==> flow/design.v <==
`timescale 1ns/1ps
module axis_unpack_data #(
    parameter KERNEL_SIZE = 3,          
    parameter DATA_WIDTH   = 8,          
    parameter DEPTH       = 4,         
    parameter PTR_WIDTH   = 2           
)(
    input clk,
    input rstn,
    input [(KERNEL_SIZE*DATA_WIDTH)-1:0] s_axis_tdata,
    input                               s_axis_tvalid,
    output                              s_axis_tready,
    input  [KERNEL_SIZE-1:0]            m_axis_tready,  
    output [(KERNEL_SIZE*DATA_WIDTH)-1:0] m_axis_tdata,
    output [KERNEL_SIZE-1:0]            m_axis_tvalid
);
    wire [KERNEL_SIZE-1:0] fifo_s_tready;
    assign s_axis_tready = &fifo_s_tready; 
    genvar i;
    generate
        for (i = 0; i < KERNEL_SIZE; i = i + 1) begin 
            fifo_axis #(
                .DATAWIDTH(DATA_WIDTH),
                .DEPTH(DEPTH),
                .PTR_WIDTH(PTR_WIDTH)
            ) fifo_inst (
                .clk(clk),
                .rstn(rstn),        
                .s_tvalid(s_axis_tvalid && s_axis_tready),
                .s_tdata (s_axis_tdata[i*DATA_WIDTH +: DATA_WIDTH]),
                .s_tready(fifo_s_tready[i]),
                .m_tready(m_axis_tready[i]),
                .m_tdata (m_axis_tdata[i*DATA_WIDTH +: DATA_WIDTH]),
                .m_tvalid(m_axis_tvalid[i] )
            );
        end
    endgenerate
endmodule
`timescale 1ns/1ps
module top_fifo #(
    parameter KERNEL_SIZE = 3,
    parameter DATA_WIDTH   = 8,
    parameter FIFO_DEPTH  = 4,
    parameter PTR_WIDTH   = 2
)(
    input clk,
    input rstn,
    input  [(KERNEL_SIZE*DATA_WIDTH)-1:0] s_axis_tdata,
    input                                s_axis_tvalid,
    output                               s_axis_tready,
    input  [KERNEL_SIZE-1:0]             m_axis_tready,
    output [(KERNEL_SIZE*DATA_WIDTH)-1:0] m_axis_tdata,
    output [KERNEL_SIZE-1:0]             m_axis_tvalid
);
    axis_unpack_data #(
        .KERNEL_SIZE(KERNEL_SIZE),
        .DATA_WIDTH(DATA_WIDTH),
        .DEPTH(FIFO_DEPTH),
        .PTR_WIDTH(PTR_WIDTH)  
    ) u_splitter (
        .clk(clk),
        .rstn(rstn),
        .s_axis_tdata (s_axis_tdata),
        .s_axis_tvalid(s_axis_tvalid),
        .s_axis_tready(s_axis_tready),
        .m_axis_tready(m_axis_tready),
        .m_axis_tdata (m_axis_tdata),
        .m_axis_tvalid(m_axis_tvalid)
    );
endmodule
`timescale 1ns/1ps
module fifo
 #(
    parameter DATAWIDTH = 8,
    parameter DEPTH = 4,
    parameter PTR_WIDTH = 2
  )
  (
    input clk,
    input rstn,
    input WR,
    input [DATAWIDTH-1:0] dataIn,
    output  full,
    input RD,
    output reg [DATAWIDTH-1:0]  dataOut,
    output   empty
  );
   reg [PTR_WIDTH-1 : 0] wr_addr;
   reg [PTR_WIDTH-1 : 0] rd_addr;
   reg [DATAWIDTH-1:0] MEM [DEPTH-1:0];
   reg wr_cnt;
   reg  rd_cnt;
  always @(posedge clk ) begin
	 if(!rstn) begin
           wr_cnt <= 0;
           wr_addr <= 0;
         end
	else if(rstn) begin
	    if(WR) begin
		  if(~full ) begin
		     MEM[wr_addr] <= dataIn;
		     if(wr_addr == DEPTH-1 )  begin
			wr_addr <= 0 ;
			if(wr_cnt==0)
			   wr_cnt <= 1;
		        else 
			   wr_cnt <= 0;
		     end
	             else
			  wr_addr <= wr_addr + 1 ;
                  end	    
            end
      end
 end
   always @(posedge clk ) begin
	if(!rstn) begin
           rd_cnt <= 0;
           rd_addr <= 0;
         end
       else if(rstn) begin
		if(RD) begin
		   if(~empty) begin
                      dataOut <=  MEM[rd_addr];
		      if (rd_addr == DEPTH-1) begin
			      rd_addr <=0;
			      if(rd_cnt==0)
			          rd_cnt <= 1;
		              else
			          rd_cnt <=0;
		      end
		      else 
			    rd_addr <= rd_addr +1;
                  end
            end
        end
   end
          assign  empty =(wr_addr == rd_addr) && (wr_cnt == rd_cnt) ;
	  assign full = (wr_addr == rd_addr) &&  (wr_cnt != rd_cnt );
   endmodule
`timescale 1ns/1ps
module fifo_axis
 #(
    parameter DATAWIDTH = 8,
    parameter DEPTH = 4,
    parameter PTR_WIDTH = 2
  )
  (
    input clk,
    input rstn,
    input s_tvalid,
    input [DATAWIDTH-1:0] s_tdata,
    output s_tready ,
    input m_tready,
    output  [DATAWIDTH-1:0] m_tdata ,
    output   m_tvalid
  );
  wire full;
  wire empty;
  assign m_tvalid = ~empty;
  assign s_tready = ~full;
    fifo #(.DATAWIDTH(DATAWIDTH), .DEPTH(DEPTH), .PTR_WIDTH(PTR_WIDTH ) )
   fifo_inst (
         .clk(clk),
         .rstn(rstn),
         .dataIn(s_tdata),
         .full(full),
         .WR(s_tvalid),
         .dataOut( m_tdata),
         .empty(empty),
         .RD(m_tready)
  );
   endmodule
# Reports on top_fifo
# Tool output for the design above, in the order of the flow.
# Lines are those of the file above, counted from 1.
# Operators carry their Yosys type and port widths (W data, S select, Z words).
# Cell names lack the library's common part.
# The mark n/a stands for no value.
[inputs] design="top_fifo" clock="clk" cell_library="sky130hd" lib_corner="tt_025C_1v80"

# Word level
# Source: Yosys, flattened and elaborated, memories not mapped. Widths are those after wreduce. Registers that Yosys merges into a memory's read port (data or address) are not register bits. Print and check cells do not count. Equal cells are merged and count once.
# Yosys's memory passes give these memory sizes; they may raise the number of words (mostly to a power of two), join words into wider ones and drop unused or constant bits.
[word_totals] register_bits=18 ramBits=96 clocked_rd_ports_x_width=24 mem_count=3 input_bits=30 out_inout_bits=28 word_cells=104
[op_classes] addsub=6 eq_ne=15 n_mux=39 logic=6 reduce_logical=23
[mem_list] memory="u_splitter.genblk1[0].fifo_inst.fifo_inst.MEM" words=4 word_bits=8 rd=1 wr=1 line=90 rtl="reg [DATAWIDTH-1:0] MEM [DEPTH-1:0];"
[mem_list] memory="u_splitter.genblk1[1].fifo_inst.fifo_inst.MEM" words=4 word_bits=8 rd=1 wr=1 line=90
[mem_list] memory="u_splitter.genblk1[2].fifo_inst.fifo_inst.MEM" words=4 word_bits=8 rd=1 wr=1 line=90
[ops] operator="$mux W8" count=9
[ops] operator="$reduce_and A3 Y1" count=10
[ops] operator="$mux W2" count=15
[ops] operator="$mux W1" count=15
[ops] operator="$add A2 B1 Y2 const B" count=6
[ops] operator="$eq A2 B2 Y1 const B" count=6
[ops] operator="$reduce_and A2 Y1" count=6
[ops] operator="$logic_and A1 B1 Y1" count=7
[ops] operator="$not A1 Y1" count=6
[ops] operator="$eq A2 B2 Y1" count=3
[ops] operator="$eq A1 B1 Y1" count=3
[ops] operator="$ne A1 B1 Y1" count=3

# Depth
# Longest topological path by Yosys (ltp), each cell counted once; first at word level (registers and memories cut), then after technology mapping (sequential cells cut; the memories' decode and read muxes count).
[logic_depth] depth_word=7 abc_area=1 depth_mapped=10 ltp_nobuf=9

# Mapped cells and area
# The flow's flattened synthesis, as Yosys stat reports it; memories are mapped. The netlist is that of the ABC_AREA named above (0 if unset); the other value can give another one.
[types] cell="edfxtp_1" count=120 area_total_um2=3.6E+03
[types] cell="dfxtp_1" count=18 area_total_um2=360.346
[types] cell="o21ai_0" count=61 area_total_um2=305.293
[types] cell="nor2_1" count=78 area_total_um2=292.781
[types] cell="ha_1" count=15 area_total_um2=187.68
[types] cell="o22ai_1" count=24 area_total_um2=150.144
[types] cell="inv_1" count=34 area_total_um2=127.622
[types] cell="nor2_4" count=10 area_total_um2=112.608
[types] cell="nand2_1" count=29 area_total_um2=108.854
[types] cell="a21oi_1" count=9 area_total_um2=45.043
[types] cell="buf_6" count=4 area_total_um2=45.043
[types] cell="nand2_2" count=7 area_total_um2=43.792
[types] cell="buf_4" count=5 area_total_um2=37.536
[types] cell="nand2_4" count=3 area_total_um2=33.782
[types] cell="inv_4" count=5 area_total_um2=31.28
[types] cell="nand4_1" count=5 area_total_um2=31.28
[types] cell="clkbuf_1" count=8 area_total_um2=30.029
[types] cell="nand4_4" count=1 area_total_um2=21.27
# Other cell types: 7; their cells: 11.
[synth_totals] mapped_cells=447 yosys_area_um2=5674.2 seqArea_um2=3963.8 flip_flops=138 buffers=18

# Path before layout
# OpenSTA on the mapped netlist: ideal clock, no wires. The path of least setup slack (recovery checks aside). Input and output delay are each 20% of the period. Register names are those of the netlist, which keeps one name where synthesis merged equal registers.
[synth_timing] path_kind="reg2reg" start="reg u_splitter.genblk1[2].fifo_inst.fifo_inst.rd_addr[1]" end="mem u_splitter.genblk1[0].fifo_inst.fifo_inst.MEM[0][0]" period_ns=1.81 setup_time_ns=0.371 launch_ns=0.000 arrival_ns=1.395 t_required_ns=1.439 path_slack_ns=0.044 path_delay_ns=1.766 driving_pins=10 n_path_buf=1 period_less_setup_slack_ns=1.766
# "path_delay_ns" = arrival - input delay + setup time.
# "driving_pins" counts driving pins, that of a launching flip-flop among them; a cell with two outputs on the path counts twice.
# "period_less_setup_slack_ns" is the clock period less the worst setup slack; recovery checks do not enter. This is arithmetic on one report: input and output delays are still those of the set period (20% each).
# The rows between start and end are the longest chain of elaborated cells between them; the timing report does not say that the signal goes this way. Where chains are equally long, one stands for them.
# Each line given opens the expression or statement behind the cell; cells for indexed reads and writes are added by Yosys, which also makes memories of some case tables.
# A register here has more assigning lines than the two given.
# Only ways into the end's enable, where the timed path ends, are counted here.
[synth_via] cell_sequence="dfxtp_1 buf_6 inv_6 nand2_4 nand2_4 nand3_4 nand4_4 inv_4 nand2_4 nor2_1" elab_chain_cells=7 cells_between=9 classes_between="eq/ne: 1; mux: 4; logic: 1; reduce/logical: 3"
[synth_rtl] item="from (decl)" line=89 rtl="reg [PTR_WIDTH-1 : 0] rd_addr;"
[synth_rtl] item="from (assign)" line=118 rtl="rd_addr <= 0;"
[synth_rtl] item="from (assign)" line=132 rtl="rd_addr <= rd_addr +1;"
[synth_rtl] item="$eq A2 B2 Y1" line=138 rtl="assign full = (wr_addr == rd_addr) && (wr_cnt != rd_cnt );"
[synth_rtl] item="$logic_and A1 B1 Y1" line=138
[synth_rtl] item="$not A1 Y1" line=160 rtl="assign s_tready = ~full;"
[synth_rtl] item="$reduce_and A3 Y1" line=18 rtl="assign s_axis_tready = &fifo_s_tready;"
[synth_rtl] item="$logic_and A1 B1 Y1" line=29 rtl=".s_tvalid(s_axis_tvalid && s_axis_tready),"
[synth_rtl] item="$mux W2" line=99 rtl="if(WR) begin"
[synth_rtl] item="$mux W2" line=94 rtl="if(!rstn) begin"
[synth_rtl] item="to (decl)" line=90 rtl="reg [DATAWIDTH-1:0] MEM [DEPTH-1:0];"

# Worst path after layout
# From the final timing report of record 1: the path of least setup slack in the routed layout; clock arrival at registers is part of the times.
[layout_timing] path_kind="reg2reg" start="reg u_splitter.genblk1[0].fifo_inst.fifo_inst.rd_addr[0]" end="mem u_splitter.genblk1[1].fifo_inst.fifo_inst.MEM[2][7]" period_ns=1.21 setup_time_ns=0.28 launch_ns=0.42 arrival_ns=1.93 t_required_ns=1.34 path_slack_ns=-0.58 driving_pins=12 n_path_buf=3
# The rows between start and end are the longest chain of elaborated cells between them; the timing report does not say that the signal goes this way. Where chains are equally long, one stands for them.
# A register here has more assigning lines than the two given.
# Only ways into the end's enable, where the timed path ends, are counted here.
[layout_via] cell_sequence="dfxtp_2 buf_8 clkinv_8 nand2_4 nand2_4 nand3_4 nand4_4 inv_4 nand2_8 clkbuf_16 nor2_4 buf_12" elab_chain_cells=7 cells_between=9 classes_between="eq/ne: 1; mux: 4; logic: 1; reduce/logical: 3"
[layout_rtl] item="from (decl)" line=89 rtl="reg [PTR_WIDTH-1 : 0] rd_addr;"
[layout_rtl] item="from (assign)" line=118 rtl="rd_addr <= 0;"
[layout_rtl] item="from (assign)" line=132 rtl="rd_addr <= rd_addr +1;"
[layout_rtl] item="$eq A2 B2 Y1" line=138 rtl="assign full = (wr_addr == rd_addr) && (wr_cnt != rd_cnt );"
[layout_rtl] item="$logic_and A1 B1 Y1" line=138
[layout_rtl] item="$not A1 Y1" line=160 rtl="assign s_tready = ~full;"
[layout_rtl] item="$reduce_and A3 Y1" line=18 rtl="assign s_axis_tready = &fifo_s_tready;"
[layout_rtl] item="$logic_and A1 B1 Y1" line=29 rtl=".s_tvalid(s_axis_tvalid && s_axis_tready),"
[layout_rtl] item="$mux W2" line=99 rtl="if(WR) begin"
[layout_rtl] item="$mux W2" line=94 rtl="if(!rstn) begin"
[layout_rtl] item="to (decl)" line=90 rtl="reg [DATAWIDTH-1:0] MEM [DEPTH-1:0];"

Lab notebook: top_fifo

Flow measurements of top_fifo on sky130hd: 2 stored runs with different settings, listed in no order. Input and output delays are each 20% of the period that was set; the output load is 0.01 pF.
"achieved clock period" means the clock period less the worst setup slack. The figure is calculated, with input and output delays left at 20% of the set period.
By "worst setup path time" is meant the share of the clock period that the worst setup path is allowed (20% is reserved at inputs, 20% at outputs), minus its slack. Clock arrival times at its registers enter into it.
"power": no workload was simulated; the value follows from the tool's default switching activity.
[record 1] settings: period_ns=1.21, CORE_UTILIZATION=33, SETUP_SLACK_MARGIN=0.34, PLACE_DENSITY_LB_ADDON=0.15, CORE_ASPECT_RATIO=0.84, ABC_AREA=1, GPL_TIMING_DRIVEN=0, CTS_CLUSTER_SIZE=69, CAP_MARGIN=35, SLEW_MARGIN=35, MAX_ROUTING_LAYER=met4, CORE_MARGIN=2
[record 1] result: chip area after synthesis (Yosys) 5674.2 µm², die area 18263.2 µm², standard-cell area of the final layout 8762.1 µm², worst setup slack after layout -0.582 ns, total negative slack -68.432 ns, worst hold slack 0.459 ns, power 14862 uW, achieved clock period 1.792 ns, worst setup path time 1.79 ns, worst setup path kind reg2reg
[record 2] settings: period_ns=2.61, CORE_UTILIZATION=67, SETUP_SLACK_MARGIN=-0.05, PLACE_DENSITY_LB_ADDON=0.21, HOLD_SLACK_MARGIN=0.08, CELL_PAD_IN_SITES_GLOBAL_PLACEMENT=1, ABC_AREA=1, GPL_TIMING_DRIVEN=0, GPL_ROUTABILITY_DRIVEN=0, MAX_ROUTING_LAYER=met4, CAP_MARGIN=20, CORE_MARGIN=2, SLEW_MARGIN=20
[record 2] result: chip area after synthesis (Yosys) 5674.2 µm², die area 9220.8 µm², standard-cell area of the final layout 7014.2 µm², worst setup slack after layout 0.019 ns, total negative slack 0.000 ns, worst hold slack 0.494 ns, power 6157 uW, achieved clock period 2.591 ns, worst setup path time 2.07 ns, worst setup path kind reg2out
