==> flow/design.v <==
`timescale 1ns/1ps
module adder_tree 
#(
    parameter KERNEL_SIZE  = 3,
    parameter DATA_WIDTH   = 8,
    parameter WEIGHT_WIDTH = 1
)
(
    input  wire clk,
    input  wire rstn,
    input  wire adder_en,
    input  wire [(DATA_WIDTH+WEIGHT_WIDTH)*KERNEL_SIZE-1:0] adder_dataIn,
    output reg  [(DATA_WIDTH+WEIGHT_WIDTH)+KERNEL_SIZE-1:0] adder_dataOut,
    output reg  adder_done
);
    localparam RESULT_WIDTH = DATA_WIDTH + WEIGHT_WIDTH;
    reg [RESULT_WIDTH-1:0] unpacked_data [0:KERNEL_SIZE-1];
    reg [(RESULT_WIDTH+KERNEL_SIZE)-1:0] accumulator;
    reg [KERNEL_SIZE-1:0] counter;
    reg busy;
    reg [KERNEL_SIZE-1:0] i;
    always @(*) begin
        for (i = 0; i < KERNEL_SIZE; i = i + 1) begin
            unpacked_data[i] = adder_dataIn[(i+1)*RESULT_WIDTH-1 -: RESULT_WIDTH];
        end
    end
    always @(posedge clk) begin
        if (!rstn) begin
            accumulator   <= 0;
            counter       <= 0;
            busy          <= 0;
            adder_done          <= 0;
            adder_dataOut <= 0;
        end
        else begin
            if (adder_en && !busy) begin
                accumulator <= 0;
                counter     <= 0;
                adder_done        <= 0;
                busy        <= 1;
            end 
            else if (busy) begin
                accumulator <= accumulator + unpacked_data[counter];
                counter <= counter + 1;
                if (counter == KERNEL_SIZE-1) begin
                    adder_dataOut <= accumulator + unpacked_data[counter];
                    adder_done <= 1;
                    busy <= 0;
                end
            end 
            else begin
                adder_done <= 0; 
            end
        end
    end
endmodule
`timescale 1ns/1ps
module fifo
 #(
    parameter DATAWIDTH = 8,
    parameter DEPTH = 4,
    parameter PTR_WIDTH = 2
  )
  (
    input clk,
    input rstn,
    input WR,
    input [DATAWIDTH-1:0] dataIn,
    output  full,
    input RD,
    output reg [DATAWIDTH-1:0]  dataOut,
    output   empty
  );
   reg [PTR_WIDTH-1 : 0] wr_addr;
   reg [PTR_WIDTH-1 : 0] rd_addr;
   reg [DATAWIDTH-1:0] MEM [DEPTH-1:0];
   reg wr_cnt;
   reg  rd_cnt;
  always @(posedge clk ) begin
	 if(!rstn) begin
           wr_cnt <= 0;
           wr_addr <= 0;
         end
	else if(rstn) begin
	    if(WR) begin
		  if(~full ) begin
		     MEM[wr_addr] <= dataIn;
		     if(wr_addr == DEPTH-1 )  begin
			wr_addr <= 0 ;
			if(wr_cnt==0)
			   wr_cnt <= 1;
		        else 
			   wr_cnt <= 0;
		     end
	             else
			  wr_addr <= wr_addr + 1 ;
                  end	    
            end
      end
 end
   always @(posedge clk ) begin
	if(!rstn) begin
           rd_cnt <= 0;
           rd_addr <= 0;
         end
       else if(rstn) begin
		if(RD) begin
		   if(~empty) begin
                      dataOut <=  MEM[rd_addr];
		      if (rd_addr == DEPTH-1) begin
			      rd_addr <=0;
			      if(rd_cnt==0)
			          rd_cnt <= 1;
		              else
			          rd_cnt <=0;
		      end
		      else 
			    rd_addr <= rd_addr +1;
                  end
            end
        end
   end
          assign  empty =(wr_addr == rd_addr) && (wr_cnt == rd_cnt) ;
	  assign full = (wr_addr == rd_addr) &&  (wr_cnt != rd_cnt );
   endmodule
`timescale 1ns/1ps
module fifo_axis
 #(
    parameter DATAWIDTH = 8,
    parameter DEPTH = 4,
    parameter PTR_WIDTH = 2
  )
  (
    input clk,
    input rstn,
    input s_tvalid,
    input [DATAWIDTH-1:0] s_tdata,
    output s_tready ,
    input m_tready,
    output  [DATAWIDTH-1:0] m_tdata ,
    output   m_tvalid
  );
  wire full;
  wire empty;
  assign m_tvalid = ~empty;
  assign s_tready = ~full;
    fifo #(.DATAWIDTH(DATAWIDTH), .DEPTH(DEPTH), .PTR_WIDTH(PTR_WIDTH ) )
   fifo_inst (
         .clk(clk),
         .rstn(rstn),
         .dataIn(s_tdata),
         .full(full),
         .WR(s_tvalid),
         .dataOut( m_tdata),
         .empty(empty),
         .RD(m_tready)
  );
   endmodule
`timescale 1ns/1ps
module fsm 
(
 input clk,
 input rstn,
 input load_weight_en,
 input load_weight_done,
 input load_data_exec_done,
 output reg  adder_en,
 input  adder_done,
 input write_output_done,
 input is_last
);
typedef enum {IDLE, LOAD_WEIGHT, LOAD_DATA_EXEC, ADD_OUT, INTER, WRITE_OUT} state_t;
state_t state, next_state;
  always@(posedge clk) begin
    if(~rstn) 
        state <= IDLE;
     else
         state <= next_state;
  end
     always @(*) begin
        next_state = state;
	case(state)
	   IDLE          : if (load_weight_en)
	                       next_state <= LOAD_WEIGHT;
	   LOAD_WEIGHT   : if (load_weight_done)
	                       next_state <= LOAD_DATA_EXEC;
	   LOAD_DATA_EXEC: if(load_data_exec_done)
	                       next_state <= ADD_OUT;
	   ADD_OUT       : if(adder_done)
		               next_state <= WRITE_OUT;
           WRITE_OUT     : if(write_output_done)
		                next_state <= INTER;
	   INTER         : if(is_last)
		               next_state <= IDLE;
	                   else
		               next_state <= LOAD_DATA_EXEC;
	endcase 
     end
   always @(posedge clk) begin
      if (~rstn) begin
         adder_en <= 0;
      end else begin
        case (next_state)
          IDLE:          adder_en <= 0;
          LOAD_WEIGHT:   adder_en <= 0;
          LOAD_DATA_EXEC:adder_en <= 1;
          ADD_OUT:       adder_en <= 0;
          WRITE_OUT:  adder_en <= 0;
          default:       adder_en <= 0;
        endcase
     end
  end
endmodule
`timescale 1ns/1ps
module pe 
   #(
        parameter WEIGHT_WIDTH = 1,
	parameter DATA_WIDTH = 8
    )
    (
	input clk,
	input rstn,
	input [(DATA_WIDTH-1):0] dataIn,  
	input [(WEIGHT_WIDTH-1):0] weight,
	input [(DATA_WIDTH+WEIGHT_WIDTH):0] prev_result, 
        input pe_en,                   
	output reg [(DATA_WIDTH-1):0] dataOut,  
	output reg [(DATA_WIDTH+WEIGHT_WIDTH):0] next_result,  
	output reg pe_done
     );
     reg[(DATA_WIDTH + WEIGHT_WIDTH)-1:0] mult_r;
     always @(posedge clk) begin
	 if(~rstn) begin
	    dataOut <= 0;
	    next_result <= 0;
            pe_done <= 0;
	    mult_r <= 0;
         end else begin
	    if(pe_en) begin
	       mult_r <= dataIn * weight;
	       next_result <= mult_r + prev_result;
	       dataOut <= dataIn;
	       pe_done <= 1;
	    end
	    else begin
		pe_done <=0;  
            end
	 end
     end
endmodule
`timescale 1ns/1ps
module pe_array
#(
    parameter WEIGHT_WIDTH = 1,
    parameter DATA_WIDTH   = 8,
    parameter KERNEL_SIZE  = 3
)
(
    input  clk,
    input  rstn,
    input  [(WEIGHT_WIDTH*KERNEL_SIZE*KERNEL_SIZE)-1:0] weight_array,
    input  wr_weight_en,
    input  [(DATA_WIDTH*KERNEL_SIZE*KERNEL_SIZE)-1:0] dataIn,
    input wr_dataIn_en,
    output reg  wr_weight_done,
    output reg  pe_array_done,
    output reg [(DATA_WIDTH+WEIGHT_WIDTH)*KERNEL_SIZE-1:0] dataOut
);
    localparam RESULT_WIDTH = DATA_WIDTH + WEIGHT_WIDTH;
    localparam KERNEL_DIM   = KERNEL_SIZE*KERNEL_SIZE;
    reg [WEIGHT_WIDTH-1:0] weight_mem [0:KERNEL_DIM-1];
    wire [DATA_WIDTH-1:0]   data_wire   [0:KERNEL_SIZE-1][0:KERNEL_SIZE-1];
    wire [RESULT_WIDTH:0] result_wire [0:KERNEL_SIZE-1][0:KERNEL_SIZE-1];
    wire                     done_wire  [0:KERNEL_SIZE-1][0:KERNEL_SIZE-1];
    reg [KERNEL_DIM-1:0] r;
    reg [KERNEL_SIZE-1:0] c,counter;
    always @(posedge clk) begin
        if (!rstn) begin
            wr_weight_done <= 0;
            for (r=0; r<KERNEL_DIM; r=r+1)
                weight_mem[r] <= 0;
        end
        else if (wr_weight_en) begin
            for (r=0; r<KERNEL_DIM; r=r+1)
                weight_mem[r] <= weight_array[(r+1)*WEIGHT_WIDTH-1 -: WEIGHT_WIDTH];
            wr_weight_done <= 1;
        end
        else begin
            wr_weight_done <= 0;
        end
    end
    genvar row, col;
    generate
        for (row=0; row<KERNEL_SIZE; row=row+1) begin : ROW
            for (col=0; col<KERNEL_SIZE; col=col+1) begin : COL
                wire [RESULT_WIDTH:0] prev_result;
                wire [DATA_WIDTH-1:0] pe_dataIn;
                wire pe_en;
                assign prev_result = (row==0) ? 0 : result_wire[row-1][col];
                assign pe_dataIn   = (row==0) ? dataIn[(col+1)*DATA_WIDTH-1 -: DATA_WIDTH]
                                              : data_wire[row-1][col];
                assign pe_en       = (row==0) ? (wr_weight_done && wr_dataIn_en)
                                              : done_wire[row-1][col];
                pe #(
                    .DATA_WIDTH(DATA_WIDTH),
                    .WEIGHT_WIDTH(WEIGHT_WIDTH)
                ) PE_inst (
                    .clk(clk),
                    .rstn(rstn),
                    .dataIn(pe_dataIn),
                    .weight(weight_mem[row*KERNEL_SIZE + col]),
                    .prev_result(prev_result),
                    .pe_en(pe_en),
                    .dataOut(data_wire[row][col]),
                    .next_result(result_wire[row][col]),
                    .pe_done(done_wire[row][col])
                );
            end
        end
    endgenerate
    reg all_done;
always @(*) begin
    all_done = 1'b1;
    for (c = 0; c < KERNEL_SIZE; c = c + 1) begin
        if (!done_wire[KERNEL_SIZE-1][c])
            all_done = 1'b0;
    end
end
    always @(posedge clk) begin
        if (!rstn) begin
            pe_array_done <= 0;
            dataOut       <= 0;
        end
        else begin
                 pe_array_done <= all_done; 
            for (c=0; c<KERNEL_SIZE; c=c+1) begin
                dataOut[(c+1)*RESULT_WIDTH-1 -: RESULT_WIDTH] <= result_wire[KERNEL_SIZE-1][c];
            end
        end
    end
endmodule
`timescale 1ns/1ps
module top
   #(
      parameter WEIGHT_WIDTH = 1,
      parameter DATA_WIDTH   = 8,
      parameter KERNEL_SIZE  = 3,
      parameter ADDRESS_WIDTH = 5
   )
   (
      input clk,
      input rstn,
      input [(WEIGHT_WIDTH*KERNEL_SIZE*KERNEL_SIZE)-1:0] weight_array,
      input wr_weight_en,
      input fifoIn_axis_tvalid,
      input [(DATA_WIDTH*KERNEL_SIZE*KERNEL_SIZE)-1:0] fifoIn_axis_tdata,
      output   fifoIn_axis_tready,
      output  fifoOut_axim_tvalid,
      output  [(DATA_WIDTH+WEIGHT_WIDTH)+KERNEL_SIZE-1:0] fifoOut_axim_tdata,
      input fifoOut_axim_tready,
      input is_last
    );
    wire [(DATA_WIDTH*KERNEL_SIZE*KERNEL_SIZE)-1:0] fifoIn_axim_tdata;
    wire fifoIn_axim_tvalid;
    wire [(DATA_WIDTH*KERNEL_SIZE*KERNEL_SIZE)-1:0] pe_array_dataIn;
    wire pe_array_wr_dataIn_en;
    wire wr_weight_done;
    wire pe_array_done;
    wire [(DATA_WIDTH+WEIGHT_WIDTH)*KERNEL_SIZE-1:0] pe_array_dataOut;
    wire [(DATA_WIDTH+WEIGHT_WIDTH)+KERNEL_SIZE-1:0] adder_dataOut;
    wire adder_done;
    wire fifoOut_axis_tready;
    wire fsm_adder_en;
    assign pe_array_dataIn = fifoIn_axim_tdata;
    assign pe_array_wr_dataIn_en = fifoIn_axim_tvalid;
    fifo_axis #(
      	.DATAWIDTH ( DATA_WIDTH*KERNEL_SIZE*KERNEL_SIZE ),
	.DEPTH     (2**ADDRESS_WIDTH),
	.PTR_WIDTH (ADDRESS_WIDTH)
      )
      fifoIn(
       .clk      (clk),
       .rstn     (rstn),
       .s_tvalid (fifoIn_axis_tvalid  ),
       .s_tdata  (fifoIn_axis_tdata ),
       .s_tready (fifoIn_axis_tready ),
       .m_tready (fifoOut_axim_tready),       
       .m_tdata  (fifoIn_axim_tdata),
       .m_tvalid (fifoIn_axim_tvalid)
      );
    pe_array #(
        .WEIGHT_WIDTH   (WEIGHT_WIDTH),
        .DATA_WIDTH     (DATA_WIDTH),
        .KERNEL_SIZE    (KERNEL_SIZE)
      ) 
     pe_array_inst (
        .clk            (clk),
        .rstn           (rstn),
        .weight_array   (weight_array),
        .wr_weight_en   (wr_weight_en),
        .dataIn         (pe_array_dataIn),
	.wr_dataIn_en   (pe_array_wr_dataIn_en),
        .wr_weight_done (wr_weight_done ),
        .pe_array_done  (pe_array_done),
        .dataOut        (pe_array_dataOut)
     );
  adder_tree #(
  	.WEIGHT_WIDTH  (WEIGHT_WIDTH),
        .DATA_WIDTH    (DATA_WIDTH),
        .KERNEL_SIZE   (KERNEL_SIZE)
      ) 
     adder_tree_inst (
	.clk           (clk),
        .rstn          (rstn),
	.adder_en      (fsm_adder_en),
	.adder_dataIn  (pe_array_dataOut),
	.adder_dataOut (adder_dataOut),
	.adder_done    (adder_done)
      );
     fifo_axis #(
        .DATAWIDTH ((DATA_WIDTH+WEIGHT_WIDTH)+KERNEL_SIZE),
        .DEPTH     (2**ADDRESS_WIDTH),
        .PTR_WIDTH (ADDRESS_WIDTH)
      )
      fifoOut(
       .clk        (clk),
       .rstn       (rstn),
       .s_tvalid   (adder_done),
       .s_tdata    (adder_dataOut ),
       .s_tready   (fifoOut_axis_tready),
       .m_tready   (fifoOut_axim_tready),
       .m_tdata    (fifoOut_axim_tdata ),
       .m_tvalid   (fifoOut_axim_tvalid)
      );
    fsm fsm_inst (
       .clk                (clk),
       .rstn               (rstn),
       .load_weight_en     (wr_weight_en),
       .load_weight_done   (wr_weight_done),
       .load_data_exec_done(pe_array_done),
       .adder_done         (adder_done),
       .write_output_done  (fifoOut_axis_tready),
       .is_last            (is_last),
       .adder_en           ( fsm_adder_en)
    );
endmodule
== From RTL to reports: top ==
What the tools print for top, step after step.
Line numbers count from 1 in the design file above.
Cell names lack the library's common part.
Not given: n/a

* Top: top
* Clock: clk
* Library: sky130hd
* Library corner: tt_025C_1v80

== Elaborated design ==
Source: Yosys, flattened and elaborated. Widths are those after wreduce. Registers that Yosys merges into a memory's read port (data or address) are not register bits. Print and check cells do not count. Equal cells are merged and count once.
Memory sizes are those after Yosys's memory passes, which may raise the word count (mostly to a power of two), join words into wider ones and drop unused or constant bits.

* Memories: 2
* Register bits after elaboration: 337
* Output and inout bits: 14
* RAM bits: 2688
* Clocked read ports x word width: 84

{| class="wikitable"
|+ Memory list
! name !! words !! width !! read ports !! write ports !! RTL line !! source
|-
| fifoIn.fifo_inst.MEM || 32 || 72 || 1 || 1 || 76 || <nowiki>reg [DATAWIDTH-1:0] MEM [DEPTH-1:0];</nowiki>
|-
| fifoOut.fifo_inst.MEM || 32 || 12 || 1 || 1 || 76 ||
|}

* Add/subtract/negate cells: 13
* $mul: 9
* Bitwise gates (word level): 7
* Mux-type cells: 49
* Reduce/logical cells: 23
* Equality and inequality tests: 19

{| class="wikitable"
|+ Operators by type and width
! cell !! count
|-
| two-way mux 72 bit || 3
|-
| parallel mux 32 bit (select 6 bit) || 1
|-
| two-way mux 32 bit || 5
|-
| equality test 32 x 2 -> 1 bit (second input constant) || 3
|-
| multiplier 8 x 1 -> 9 bit || 9
|-
| equality test 32 x 3 -> 1 bit (second input constant) || 2
|-
| two-way mux 9 bit || 7
|-
| adder 9 bit || 6
|-
| two-way mux 5 bit || 10
|-
| two-way mux 12 bit || 3
|-
| equality test 32 x 1 -> 1 bit (second input constant) || 1
|-
| logical NOT 32 bit || 1
|-
| parallel mux 9 bit (select 3 bit) || 1
|-
| adder 12 x 9 -> 12 bit || 2
|-
| AND reduction 3 bit || 7
|-
| adder 5 x 1 -> 5 bit (second input constant) || 4
|-
| equality test 5 bit (second input constant) || 4
|-
| two-way mux 1 bit || 18
|-
| AND reduction 2 bit || 5
|-
| equality test 5 bit || 2
|-
| inverter 1 bit || 7
|-
| logical AND 1 bit || 6
|-
| adder 3 x 1 -> 3 bit (second input constant) || 1
|-
| equality test 3 x 2 -> 1 bit (second input constant) || 1
|-
| OR reduction 3 bit || 1
|-
| equality test 1 bit || 2
|-
| inequality test 1 bit || 2
|-
| equality test 2 x 1 -> 1 bit (second input constant) || 1
|}

Not listed: further kinds 5, cells in them 5.

== Depth ==
Longest topological path by Yosys (ltp), each cell counted once; first at word level (registers and memories cut), then after technology mapping (sequential cells cut; the memories' decode and read muxes count).

* Depth in word-level cells: 7
* ABC_AREA: 1
* Depth in mapped cells: 18
* Gate-level depth less buffers: 17

== Synthesis result ==
The flow's flattened synthesis, as Yosys stat reports it; memories are mapped. The netlist is that of the ABC_AREA named above (0 if unset); the other value can give another one.
Totals and module areas in this step are rounded.

{| class="wikitable"
|+ Cells by type
! cell !! count
|-
| edfxtp_1 || 1188
|-
| dfxtp_1 || 302
|-
| nor2_1 || 1087
|-
| nand2_1 || 806
|-
| o21ai_0 || 598
|-
| nand3_1 || 331
|-
| a21oi_1 || 274
|-
| inv_1 || 334
|-
| o211ai_1 || 145
|-
| ha_1 || 74
|-
| clkbuf_1 || 208
|-
| or2_2 || 87
|-
| buf_6 || 29
|-
| o21ai_1 || 58
|-
| buf_2 || 46
|-
| nand3b_1 || 29
|-
| nand4_1 || 29
|-
| buf_4 || 23
|}

Not listed: further types 23, cells in them 142.

* Buffer cells: 330
* Sequential part of the area: 41720 um^2
* Flip-flops: 1490
* Cell area after synthesis: 61930 um^2
* Cell count: 5790

== Path before layout ==
Source: OpenSTA report_checks on the synthesized netlist (no wires, ideal clock, input and output delay 20% of the period each), path of least setup slack; recovery checks are left aside. Register names are those of the netlist, which keeps one name where synthesis merged equal registers.

* Kind: register to register
* Start point: register fifoIn.fifo_inst.rd_addr[0]
* End point: memory fifoIn.fifo_inst.MEM[31][0]
* Required time: 2.595 ns
* Data arrival time: 2.836 ns
* Clock period: 3.03 ns
* Driving pins on the path: 9
* Launch time at the first pin: 0.000 ns
* Path slack: -0.241 ns
* Delay of the path: 3.271 ns
* Period reached after synthesis: 3.271 ns

"delay of the path" is the arrival time less input delay plus setup time.
"driving pins on the path": output pins that drive a net of the path, with the launching flip-flop's if there is one; two outputs of one cell count as two.
"period reached after synthesis" = period - worst setup slack (recovery checks aside). The figure is calculated, with input and output delays left at 20% of the set period.
The rows between start and end are the longest chain of elaborated cells between them; the timing report does not say that the signal goes this way. Where chains are equally long, one stands for them.
Each line given opens the expression or statement behind the cell; cells for indexed reads and writes are added by Yosys, which also makes memories of some case tables.
A register here has more assigning lines than the two given.
The path ends at the enable pin of a flip-flop; only ways to that pin are counted.

* Cell sequence: dfxtp_1 > buf_6 > buf_8 > nor2_2 > nor2_2 > nor2_2 > nand4_2 > nand2_4 > nor3_1
* Length of the longest elaborated chain: 5

{| class="wikitable"
|+ RTL lines, path post-synthesis
! what !! RTL line !! source
|-
| from (decl) || 75 || <nowiki>reg [PTR_WIDTH-1 : 0] rd_addr;</nowiki>
|-
| from (assign) || 104 || <nowiki>rd_addr <= 0;</nowiki>
|-
| from (assign) || 118 || <nowiki>rd_addr <= rd_addr +1;</nowiki>
|-
| equality test 5 bit || 124 || <nowiki>assign full = (wr_addr == rd_addr) && (wr_cnt != rd_cnt );</nowiki>
|-
| logical AND 1 bit || 124 ||
|-
| two-way mux 5 bit || 86 || <nowiki>if(~full ) begin</nowiki>
|-
| two-way mux 5 bit || 85 || <nowiki>if(WR) begin</nowiki>
|-
| two-way mux 5 bit || 80 || <nowiki>if(!rstn) begin</nowiki>
|-
| to (decl) || 76 || <nowiki>reg [DATAWIDTH-1:0] MEM [DEPTH-1:0];</nowiki>
|}

Some nets on the timed path still bear RTL names; the line given drives or declares the net.

{| class="wikitable"
|+ Named nets, post-synthesis
! signal !! RTL line !! source
|-
| fifoIn_axis_tready || 357 || <nowiki>output   fifoIn_axis_tready,</nowiki>
|}

== Path in the finished layout ==
Path of least setup slack in the final report of run A (OpenROAD, finished layout, wires in). Where an end is a register, its clock arrival counts in the times.

* Kind: register to register
* Start point: register fifoIn.fifo_inst.rd_addr[0]
* End point: register fifoIn.fifo_inst.dataOut[18]
* Clock period: 2.1 ns
* Path slack: -0.35 ns
* Required time: 2.80 ns
* Launch time at the first pin: 0.79 ns
* Data arrival time: 3.15 ns
* Driving pins on the path: 13

The rows between start and end are the longest chain of elaborated cells between them; the timing report does not say that the signal goes this way. Where chains are equally long, one stands for them.
A register here has more assigning lines than the two given.

* Cell sequence: dfxtp_4 > buf_8 > buf_12 > inv_16 > buf_16 > buf_4 > buf_16 > nor2_1 > o211ai_1 > nand3_2 > nand2_4 > nand2_1 > inv_1
* Length of the longest elaborated chain: 4

{| class="wikitable"
|+ RTL lines, path post-layout
! what !! RTL line !! source
|-
| from (decl) || 75 || <nowiki>reg [PTR_WIDTH-1 : 0] rd_addr;</nowiki>
|-
| from (assign) || 104 || <nowiki>rd_addr <= 0;</nowiki>
|-
| from (assign) || 118 || <nowiki>rd_addr <= rd_addr +1;</nowiki>
|-
| equality test 5 bit || 123 || <nowiki>assign  empty =(wr_addr == rd_addr) && (wr_cnt == rd_cnt) ;</nowiki>
|-
| logical AND 1 bit || 123 ||
|-
| inverter 1 bit || n/a ||
|-
| AND reduction 3 bit || n/a ||
|-
| to (decl) || 71 || <nowiki>output reg [DATAWIDTH-1:0]  dataOut,</nowiki>
|}

--- measured runs ---
Measured results for top: 2 stored runs of the Yosys and OpenROAD flow on sky130hd. The settings differ; the order carries no meaning. The constraints put input and output delay at 20% of the set period each and load the outputs with 0.01 pF.
"achieved clock period" means the clock period less the worst setup slack. The figure is calculated, with input and output delays left at 20% of the set period.
"worst setup path time" is the time allowed to the run's worst setup path (the clock period less input and output delay, where it has them) less its slack. Clock arrival times count: a late capture clock shortens it, a late launch clock lengthens it.
"power" rests on the timing tool's default activity at the inputs, not on a simulated workload.
Values from the reports are rounded here.

Run A
==> flow/run.sh <==
#!/bin/bash
# the make line also repeats the synthesis and layout settings of config.mk as NAME=value (left out here)
make -C /OpenROAD-flow-scripts/flow DESIGN_CONFIG=/design/flow/config.mk WORK_HOME=/design/flow/orfs CLKGATE_MAP_FILE= finish
==> flow/config.mk <==
export PLATFORM = sky130hd
export DESIGN_NAME = top
export DESIGN_NICKNAME = top
export VERILOG_FILES = /design/flow/design.v
export SDC_FILE = /design/flow/constraint.sdc
export NUM_CORES = 4
export LEC_CHECK = 0
export ABC_AREA = 1
export CAP_MARGIN = 10
export CELL_PAD_IN_SITES_GLOBAL_PLACEMENT = 1
export CORE_ASPECT_RATIO = 1.99
export CORE_MARGIN = 2
export CORE_UTILIZATION = 31
export GPL_ROUTABILITY_DRIVEN = 0
export MAX_ROUTING_LAYER = met5
export MIN_ROUTING_LAYER = met2
export PLACE_DENSITY_LB_ADDON = 0.1
export SLEW_MARGIN = 20
==> flow/constraint.sdc <==
create_clock -name core_clock -period 2.1 [get_ports {clk}]
set_input_delay 0.4200 -clock core_clock [delete_from_list [all_inputs] [get_ports {clk}]]
set_output_delay 0.4200 -clock core_clock [all_outputs]
set_load 0.01 [all_outputs]

==> results of run A <==
chip area after synthesis (Yosys): 61930 um^2
die area: 203600 um^2
standard-cell area of the final layout: 80000 um^2
utilization: 0.402
worst setup slack after layout: -0.351 ns
total negative slack: -105.9 ns
worst hold slack: 0.176 ns
power: 76710 uW
achieved clock period: 2.451 ns
worst setup path time: 2.45 ns
worst setup path kind: register to register

Run B
==> flow/run.sh <==
#!/bin/bash
# the make line also repeats the synthesis and layout settings of config.mk as NAME=value (left out here)
make -C /OpenROAD-flow-scripts/flow DESIGN_CONFIG=/design/flow/config.mk WORK_HOME=/design/flow/orfs CLKGATE_MAP_FILE= finish
==> flow/config.mk <==
export PLATFORM = sky130hd
export DESIGN_NAME = top
export DESIGN_NICKNAME = top
export VERILOG_FILES = /design/flow/design.v
export SDC_FILE = /design/flow/constraint.sdc
export NUM_CORES = 4
export LEC_CHECK = 0
export CAP_MARGIN = 20
export CORE_MARGIN = 2
export CORE_UTILIZATION = 40
export SLEW_MARGIN = 20
==> flow/constraint.sdc <==
create_clock -name core_clock -period 2.83 [get_ports {clk}]
set_input_delay 0.5660 -clock core_clock [delete_from_list [all_inputs] [get_ports {clk}]]
set_output_delay 0.5660 -clock core_clock [all_outputs]
set_load 0.01 [all_outputs]

==> results of run B <==
chip area after synthesis (Yosys): 58660 um^2
die area: 149700 um^2
standard-cell area of the final layout: 67930 um^2
utilization: 0.467
worst setup slack after layout: 0.089 ns
total negative slack: 0.000 ns
worst hold slack: 0.210 ns
power: 45320 uW
achieved clock period: 2.741 ns
worst setup path time: 2.17 ns
worst setup path kind: register to output
--- end ---
